==> flow/design.v <==
`timescale 1ns / 1ps
module RegisterBank(
    input clk, reg_write,
    input [3:0] src_sel, dest_sel,
    input [7:0] write_data,
    output reg [7:0] src_data, dest_data
    );
    reg [7:0] B, C, D, E, H, L, A, F;
    reg [15:0] HL, DE, BC;
    always @(posedge clk) begin
        if (reg_write) begin
            case (dest_sel)
                4'b0000: A <= write_data;
                4'b0001: B <= write_data;
                4'b0010: C <= write_data;
                4'b0011: D <= write_data;
                4'b0100: E <= write_data;
                4'b0101: H <= write_data;
                4'b0110: L <= write_data;
                4'b0111: HL <= {H, L};
                4'b1000: DE <= {D, E};
                4'b1001: BC <= {B, C};
                default: ;
            endcase
        end
    end
    always @(*) begin
        case (src_sel)
            4'b0000: src_data = A;
            4'b0001: src_data = B;
            4'b0010: src_data = C;
            4'b0011: src_data = D;
            4'b0100: src_data = E;
            4'b0101: src_data = H;
            4'b0110: src_data = L;
            4'b0111: src_data = HL[7:0];
            4'b1000: src_data = DE[7:0];
            4'b1001: src_data = BC[7:0];
            default: src_data = 8'b0;
        endcase
        case (dest_sel)
            4'b0000: dest_data = A;
            4'b0001: dest_data = B;
            4'b0010: dest_data = C;
            4'b0011: dest_data = D;
            4'b0100: dest_data = E;
            4'b0101: dest_data = H;
            4'b0110: dest_data = L;
            4'b0111: dest_data = HL[15:8];
            4'b1000: dest_data = DE[15:8];
            4'b1001: dest_data = BC[15:8];
            default: dest_data = 8'b0;
        endcase
    end
endmodule
From RTL to reports: RegisterBank

What the tools print for RegisterBank, step after step.
Lines are those of the file above, counted from 1.
Operators: Yosys type, input widths -> output width; for muxes data width and select width s.
Library cell names are shortened.
A cell with - has no value.

Design top: RegisterBank
Clock: clk
Standard-cell library: sky130hd
Timing corner: tt_025C_1v80

Word level

Yosys after proc, flatten, opt, wreduce and memory -nomap, before mapping. Enables and synchronous resets that opt folds into registers are not counted as muxes. Memory bits, and registers merged into a memory's read port (data or address), are not among the register bits. Print and check cells are not counted. Equal cells are merged and count once.

Register bits after elaboration: 104
Input bits: 18
Output and inout port bits: 16
Cells after elaboration: 42

Equal/unequal tests: 18
Muxes and demuxes: 2
Reduce/logical cells: 12

Operator list:

| kind               | number |
| $pmux 8 s10        | 2 |
| $eq 4x3->1 const B | 8 |
| $reduce_and 2->1   | 10 |
| $eq 4x2->1 const B | 4 |
| $eq 4x4->1 const B | 4 |
| $eq 4x1->1 const B | 2 |
| $logic_not 4->1    | 2 |

Depth

Yosys ltp: most cells in a row. Word level: on the elaborated netlist, between registers, memories and ports. Mapped: between sequential cells and ports; inverters and the memories' decode and read muxes count.

Depth after elaboration: 2
ABC_AREA: 0
Gate-level depth with buffers: 7
Depth with buffers taken out: 4

Synthesis result

Source: synth_stat.txt of the flow (Yosys; design flattened, memories mapped). It holds for the ABC_AREA given above (unset counts as 0); a run with the other value may have another netlist.
Totals and module areas in this step are rounded.

Cells by type:

| type     | number | area in all (µm²) |
| edfxtp_1 | 104    | 3.12E+03 |
| mux2i_1  | 25     | 250.24 |
| mux2_1   | 9      | 101.347 |
| a22o_1   | 10     | 87.584 |
| a22oi_1  | 11     | 82.579 |
| mux2_2   | 6      | 67.565 |
| nor2_1   | 18     | 67.565 |
| buf_2    | 13     | 65.062 |
| a32oi_1  | 7      | 61.309 |
| nor3_1   | 10     | 50.048 |
| o22ai_1  | 8      | 50.048 |
| nand2_1  | 13     | 48.797 |
| nor2b_1  | 7      | 43.792 |
| and3_1   | 6      | 37.536 |
| buf_4    | 5      | 37.536 |
| a222oi_1 | 3      | 30.029 |
| nand3_1  | 6      | 30.029 |
| a211o_1  | 3      | 26.275 |

Other cell types: 36; their cells: 66.

Mapped cells: 330
Synthesis area: 0.00476 mm²
Area of sequential cells: 0.00312 mm²
Flip-flop cells: 104
Buffer cells: 22

Worst setup path after synthesis

OpenSTA on the mapped netlist: ideal clock, no wires. The path of least setup slack (recovery checks aside). Input and output delay are each 20% of the period. Register names are those of the netlist, which keeps one name where synthesis merged equal registers.

Path type: in2reg
From: input dest_sel[1]
To: register HL[0]
Period: 2.09 ns
External input delay: 0.418 ns
Library setup time: 0.388 ns
Launch time at the first pin: 0.418 ns
Arrival time: 1.560 ns
Data required time: 1.702 ns
Path slack: 0.141 ns
Path delay: 1.530 ns
Stages: 4
Buffers on the path: 2
Period reached after synthesis: 1.949 ns

"path delay" = arrival - input delay + setup time.
"stages" counts driving pins, that of a launching flip-flop among them; a cell with two outputs on the path counts twice.
"period reached after synthesis" is the clock period less the worst setup slack; recovery checks do not enter. This is arithmetic on one report: input and output delays are still those of the set period (20% each).
Between the ends stands the longest chain of elaborated cells between them, by number of cells; it is not shown to be the way that was timed. Of several equally long chains one is given.
A line is the first line of the expression or statement that the cell stems from. Yosys adds cells for indexed reads and writes and turns some case tables into memories.

Path through: buf_2 -> buf_2 -> nand2_1 -> nor2_1
Length of the longest elaborated chain: 2
Elaborated cells on any way between the ends: 2
Those cells by class: eq/ne (1); reduce/logical (1)

RTL lines, path after synthesis:

| what             | line | RTL |
| from (decl)      | 4    | `input [3:0] src_sel, dest_sel,` |
| $eq 4x3->1       | 12   | `case (dest_sel)` |
| $reduce_and 2->1 | -    |  |
| to (assign)      | 20   | `4'b0111: HL <= {H, L};` |
| to (decl)        | 9    | `reg [15:0] HL, DE, BC;` |

Timing after layout

From the final timing report of run 2: the path of least setup slack in the routed layout; clock arrival at registers is part of the times.

Path type: in2out
From: input src_sel[1]
To: output src_data[0]
Period: 2.51 ns
External input delay: 0.50 ns
External output delay: 0.50 ns
Launch time at the first pin: 0.50 ns
Arrival time: 1.99 ns
Data required time: 2.01 ns
Path slack: 0.02 ns
Stages: 7
Buffers on the path: 3

Between the ends stands the longest chain of elaborated cells between them, by number of cells; it is not shown to be the way that was timed. Of several equally long chains one is given.

Path through: dlygate4sd2_1 -> buf_12 -> or3_1 -> o22ai_1 -> a221oi_2 -> o21ai_1 -> clkdlybuf4s15_2
Length of the longest elaborated chain: 2
Elaborated cells on any way between the ends: 11
Source lines of those cells: 1
Those cells by class: eq/ne (9); mux (1); reduce/logical (1)

RTL lines, path after layout:

| what        | line | RTL |
| from (decl) | 4    | `input [3:0] src_sel, dest_sel,` |
| $eq 4x4->1  | 28   | `case (src_sel)` |
| $pmux 8 s10 | 28   |  |
| to (decl)   | 6    | `output reg [7:0] src_data, dest_data` |

==> results <==
Design RegisterBank on sky130hd. What follows are 2 stored runs of the flow, each under its own settings; their order means nothing. The constraints put input and output delay at 20% of the set period each and load the outputs with 0.01 pF.
By "power consumption" is meant OpenSTA's value without simulated activity: inputs other than the clock are taken to toggle once in ten clock periods, and the tool carries that through the logic.
Results are given in rounded form.

## Run 1

==> flow/run.sh <==
#!/bin/bash
# the make line also repeats the synthesis and layout settings of config.mk as NAME=value (left out here)
make -C /OpenROAD-flow-scripts/flow DESIGN_CONFIG=/design/flow/config.mk WORK_HOME=/design/flow/orfs CLKGATE_MAP_FILE= finish
==> flow/config.mk <==
export PLATFORM = sky130hd
export DESIGN_NAME = RegisterBank
export DESIGN_NICKNAME = RegisterBank
export VERILOG_FILES = /design/flow/design.v
export SDC_FILE = /design/flow/constraint.sdc
export NUM_CORES = 4
export LEC_CHECK = 0
export CAP_MARGIN = 20
export CELL_PAD_IN_SITES_DETAIL_PLACEMENT = 1
export CORE_MARGIN = 6
export CORE_UTILIZATION = 63
export CTS_CLUSTER_DIAMETER = 355
export CTS_CLUSTER_SIZE = 55
export GPL_TIMING_DRIVEN = 1
export SETUP_SLACK_MARGIN = 0.47
export SLEW_MARGIN = 20
==> flow/constraint.sdc <==
create_clock -name core_clock -period 3.53 [get_ports {clk}]
set_input_delay 0.7060 -clock core_clock [delete_from_list [all_inputs] [get_ports {clk}]]
set_output_delay 0.7060 -clock core_clock [all_outputs]
set_load 0.01 [all_outputs]

Run 1: unfinished; error DPL-0033 in clock tree synthesis

## Run 2

==> flow/run.sh <==
#!/bin/bash
# the make line also repeats the synthesis and layout settings of config.mk as NAME=value (left out here)
make -C /OpenROAD-flow-scripts/flow DESIGN_CONFIG=/design/flow/config.mk WORK_HOME=/design/flow/orfs CLKGATE_MAP_FILE= finish
==> flow/config.mk <==
export PLATFORM = sky130hd
export DESIGN_NAME = RegisterBank
export DESIGN_NICKNAME = RegisterBank
export VERILOG_FILES = /design/flow/design.v
export SDC_FILE = /design/flow/constraint.sdc
export NUM_CORES = 4
export LEC_CHECK = 0
export CAP_MARGIN = 20
export CORE_MARGIN = 2
export CORE_UTILIZATION = 40
export SLEW_MARGIN = 20
==> flow/constraint.sdc <==
create_clock -name core_clock -period 2.51 [get_ports {clk}]
set_input_delay 0.5020 -clock core_clock [delete_from_list [all_inputs] [get_ports {clk}]]
set_output_delay 0.5020 -clock core_clock [all_outputs]
set_load 0.01 [all_outputs]

| result of run 2 | value |
|---|---|
| worst slack on setup checks | 0.022 ns |
| standard-cell area after routing | 0.00629 mm² |
| worst-case hold slack | 0.478 ns |
| area inside the die boundary | 0.0128 mm² |
| area of the synthesized netlist | 0.00476 mm² |
| power consumption | 0.00384 W |
